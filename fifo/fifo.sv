==> flow/design.v <==
module fifo
  #(
  parameter DEPTH=8,
  parameter BITS=64
  )
  (
  input clk,rst_n,en,
  input [BITS-1:0] d,
  output [BITS-1:0] q
  );
reg [BITS-1:0] fiforeg [0:DEPTH-1];
wire [BITS-1:0] fifo_in [0:DEPTH-1];
reg [DEPTH-1:0] st; 
wire [DEPTH-1:0] sel, st_shift, nxtst;
wire full;
assign fifo_in[0] = d;
assign q = full ? fiforeg[DEPTH-1] : 0;
assign st_shift = {1'b1, st[DEPTH-1:1]};
assign nxtst = en&(~full) ? st_shift : st;
assign full = &st;
assign sel = {DEPTH{en}} & ((st^st_shift) | {DEPTH{full}});
always @(posedge clk) begin
  if (!rst_n)
		st <= 0;
	else
		st <= nxtst;
end
genvar i;
generate
	for (i = 1; i < DEPTH; i = i + 1)
		assign fifo_in[i] = full ? fiforeg[i-1] : d;
endgenerate
genvar x;
generate
for (x = 0; x < DEPTH; x = x + 1) begin
	always @(posedge clk) begin
		if (!rst_n)
			fiforeg[x] <= 0;
		else
			fiforeg[x] <= (sel[x] ? fifo_in[x] : fiforeg[x]);
	end
end	
endgenerate
endmodule  
From RTL to reports: fifo --
What the tools print for fifo, step after step. Line numbers count from 1 in the design file above. A cell with - has no value.
Inputs: top module fifo, clock port clk, library sky130hd, timing corner tt_025C_1v80

Word level --
Yosys after proc, flatten, opt, wreduce and memory -nomap, before mapping. Enables and synchronous resets that opt folds into registers are not counted as muxes. Print and check cells are not counted. Equal cells are merged and count once.
Bit counts: register bits 520, bits in latches 0, RAM bits 0, ROM bits 0, word width x clocked read ports 0, memory cells 0, bits of input ports 67, output and inout bits 64, word-level cells 23
Cells by class: add/sub/neg operators 0, multiply operators 0, div/mod/pow operators 0, order comparisons 0, equal/unequal tests 0, shift operators 0, muxes and demuxes 8, bitwise logic cells 5, reductions and logical operators 1
Operators with widths (count):
- 2-to-1 mux 64 bit | 8
- AND 8 bit | 1
- OR 8 bit | 1
- bitwise XOR 8 bit | 1
- AND reduction 8 bit | 1
- AND 1 bit | 1
- inverter 1 bit | 1

Longest topological paths --
Longest topological path by Yosys (ltp), each cell counted once; first at word level (registers and memories cut), then after technology mapping (sequential cells cut; the memories' decode and read muxes count).
Logic depth: depth in word-level cells 3, ABC_AREA 1, gate-level depth with buffers 12, gate-level depth less buffers 9

Mapped cells and area --
Yosys stat after the flow's synthesis: flattened, memories mapped to cells. It holds for the ABC_AREA given above (unset counts as 0); a run with the other value may have another netlist.
Synthesis totals: standard cells after synthesis 4414, synthesis area 25861.1 um^2, area of sequential cells 10410.0 um^2, mapped flip-flops 520, buffers 240
Cells by type:
- sky130_fd_sc_hd__dfxtp_1 | count 520, area in all 1.04E+04 um^2
- sky130_fd_sc_hd__nand2_1 | count 1944, area in all 7.3E+03 um^2
- sky130_fd_sc_hd__nor2_1 | count 1102, area in all 4.14E+03 um^2
- sky130_fd_sc_hd__inv_1 | count 524, area in all 1.97E+03 um^2
- sky130_fd_sc_hd__buf_6 | count 59, area in all 664.387 um^2
- sky130_fd_sc_hd__buf_2 | count 88, area in all 440.422 um^2
- sky130_fd_sc_hd__nand3_1 | count 64, area in all 320.307 um^2
- sky130_fd_sc_hd__buf_4 | count 33, area in all 247.738 um^2
- sky130_fd_sc_hd__clkbuf_1 | count 54, area in all 202.694 um^2
- sky130_fd_sc_hd__ha_1 | count 4, area in all 50.048 um^2
- sky130_fd_sc_hd__o21ai_0 | count 7, area in all 35.034 um^2
- sky130_fd_sc_hd__nand2_2 | count 4, area in all 25.024 um^2
- sky130_fd_sc_hd__buf_1 | count 6, area in all 22.522 um^2
- sky130_fd_sc_hd__a21oi_4 | count 1, area in all 16.266 um^2
- sky130_fd_sc_hd__nor2_4 | count 1, area in all 11.261 um^2
- sky130_fd_sc_hd__inv_2 | count 2, area in all 7.507 um^2
- sky130_fd_sc_hd__o21a_1 | count 1, area in all 7.507 um^2

Timing after synthesis --
Source: OpenSTA report_checks on the synthesized netlist (no wires, ideal clock, input and output delay 20% of the period each), path of least setup slack; recovery checks are left aside. Register names are those of the netlist, which keeps one name where synthesis merged equal registers.
Timing after synthesis: kind reg-to-output, start register st[6], end output q[10], clock period 2440 ps, external output delay 488 ps, time at the first pin 0 ps, data arrival time 1347 ps, required time 1952 ps, setup slack 605 ps, delay of the path 1347 ps, driving pins on the path 9, buffers on the path 3, synthesis period reached 1835 ps
"delay of the path" is the arrival time less input delay plus setup time. A path that ends at an output port has no setup time. "driving pins on the path" counts driving pins, that of a launching flip-flop among them; a cell with two outputs on the path counts twice. "synthesis period reached" = period - worst setup slack (recovery checks aside). The figure is calculated, with input and output delays left at 20% of the set period. Between the ends stands the longest chain of elaborated cells between them, by number of cells; it is not shown to be the way that was timed. Of several equally long chains one is given. Each line given opens the expression or statement behind the cell; cells for indexed reads and writes are added by Yosys, which also makes memories of some case tables.
On the way, after synthesis: path through sky130_fd_sc_hd__dfxtp_1 -> sky130_fd_sc_hd__ha_1 -> sky130_fd_sc_hd__nand2_2 -> sky130_fd_sc_hd__inv_2 -> sky130_fd_sc_hd__nand2_2 -> sky130_fd_sc_hd__buf_4 -> sky130_fd_sc_hd__buf_2 -> sky130_fd_sc_hd__buf_2 -> sky130_fd_sc_hd__nor2_1, length of the longest elaborated chain 2, elaborated cells between the ends (all ways) 2, RTL lines with such cells 2, those cells by class 1 x mux; 1 x reduce/logical
RTL lines, path after synthesis:
- start: declaration | line 13 | reg [DEPTH-1:0] st;
- start: assignment | line 24 | st <= 0;
- start: assignment | line 26 | st <= nxtst;
- AND reduction 8 bit | line 20 | assign full = &st;
- 2-to-1 mux 64 bit | line 17 | assign q = full ? fiforeg[DEPTH-1] : 0;
- end: declaration | line 9 | output [BITS-1:0] q

Timing after layout --
From the final timing report of run A: the path of least setup slack in the routed layout; clock arrival at registers is part of the times. The path's times are printed in steps of 10 ps; the period is the one set.
Timing post-layout: kind reg-to-output, start register st[1], end output q[30], clock period 2110 ps, external output delay 420 ps, time at the first pin 630 ps, data arrival time 1880 ps, required time 1690 ps, setup slack -190 ps, driving pins on the path 9, buffers on the path 3
Between the ends stands the longest chain of elaborated cells between them, by number of cells; it is not shown to be the way that was timed. Of several equally long chains one is given.
On the way, post-layout: path through sky130_fd_sc_hd__dfxtp_2 -> sky130_fd_sc_hd__ha_4 -> sky130_fd_sc_hd__nand2_4 -> sky130_fd_sc_hd__inv_6 -> sky130_fd_sc_hd__nand2_8 -> sky130_fd_sc_hd__buf_12 -> sky130_fd_sc_hd__buf_12 -> sky130_fd_sc_hd__nor2_2 -> sky130_fd_sc_hd__buf_2, length of the longest elaborated chain 2, elaborated cells between the ends (all ways) 2, RTL lines with such cells 2, those cells by class 1 x mux; 1 x reduce/logical
RTL lines, path post-layout:
- start: declaration | line 13 | reg [DEPTH-1:0] st;
- start: assignment | line 24 | st <= 0;
- start: assignment | line 26 | st <= nxtst;
- AND reduction 8 bit | line 20 | assign full = &st;
- 2-to-1 mux 64 bit | line 17 | assign q = full ? fiforeg[DEPTH-1] : 0;
- end: declaration | line 9 | output [BITS-1:0] q

--- measured runs ---
2 stored runs of fifo in the flow (synthesis by Yosys, layout by OpenROAD, sky130hd cells), in arbitrary order. Constraints: input delay and output delay 20% of the set period each, output load 0.01 pF.
"reached clock period" = clock period - worst setup slack. The figure is calculated, with input and output delays left at 20% of the set period.
"critical setup path time" means the part of the period allowed to the worst setup path (the constraints hold back 20% at inputs and 20% at outputs) less its slack; where the path has registers, the arrival times of their clocks count too.
"power consumption" is the tool's figure for a default switching activity; nothing was simulated.
"critical setup path time" is given in steps of 10 ps.

* Run A | settings: period_ns 2.11; CORE_UTILIZATION 28; SETUP_SLACK_MARGIN 0.32; PLACE_DENSITY_LB_ADDON 0.17; CORE_ASPECT_RATIO 1.11; CELL_PAD_IN_SITES_DETAIL_PLACEMENT 0; TNS_END_PERCENT 25; ABC_AREA 1; GPL_ROUTABILITY_DRIVEN 0; CAP_MARGIN 40; CORE_MARGIN 2; SLEW_MARGIN 20 | results: area of the synthesized netlist 25861.1 um^2; die size 94812.6 um^2; standard-cell area of the final layout 33893.8 um^2; utilization 0.37; lowest setup slack -193 ps; setup TNS -10636 ps; post-route worst hold slack 205 ps; power consumption 25696 µW; reached clock period 2303 ps; critical setup path time 1880 ps; critical path type reg-to-output
* Run B | settings: period_ns 1.58; CORE_UTILIZATION 60; PLACE_DENSITY_LB_ADDON 0.02; CORE_MARGIN 4; CELL_PAD_IN_SITES_GLOBAL_PLACEMENT 2; CELL_PAD_IN_SITES_DETAIL_PLACEMENT 2; ABC_AREA 1; GPL_TIMING_DRIVEN 0; CTS_CLUSTER_SIZE 74; SLEW_MARGIN 20; MAX_ROUTING_LAYER met5; CAP_MARGIN 20 | incomplete, placement halted on FLW-0024
--- end ---
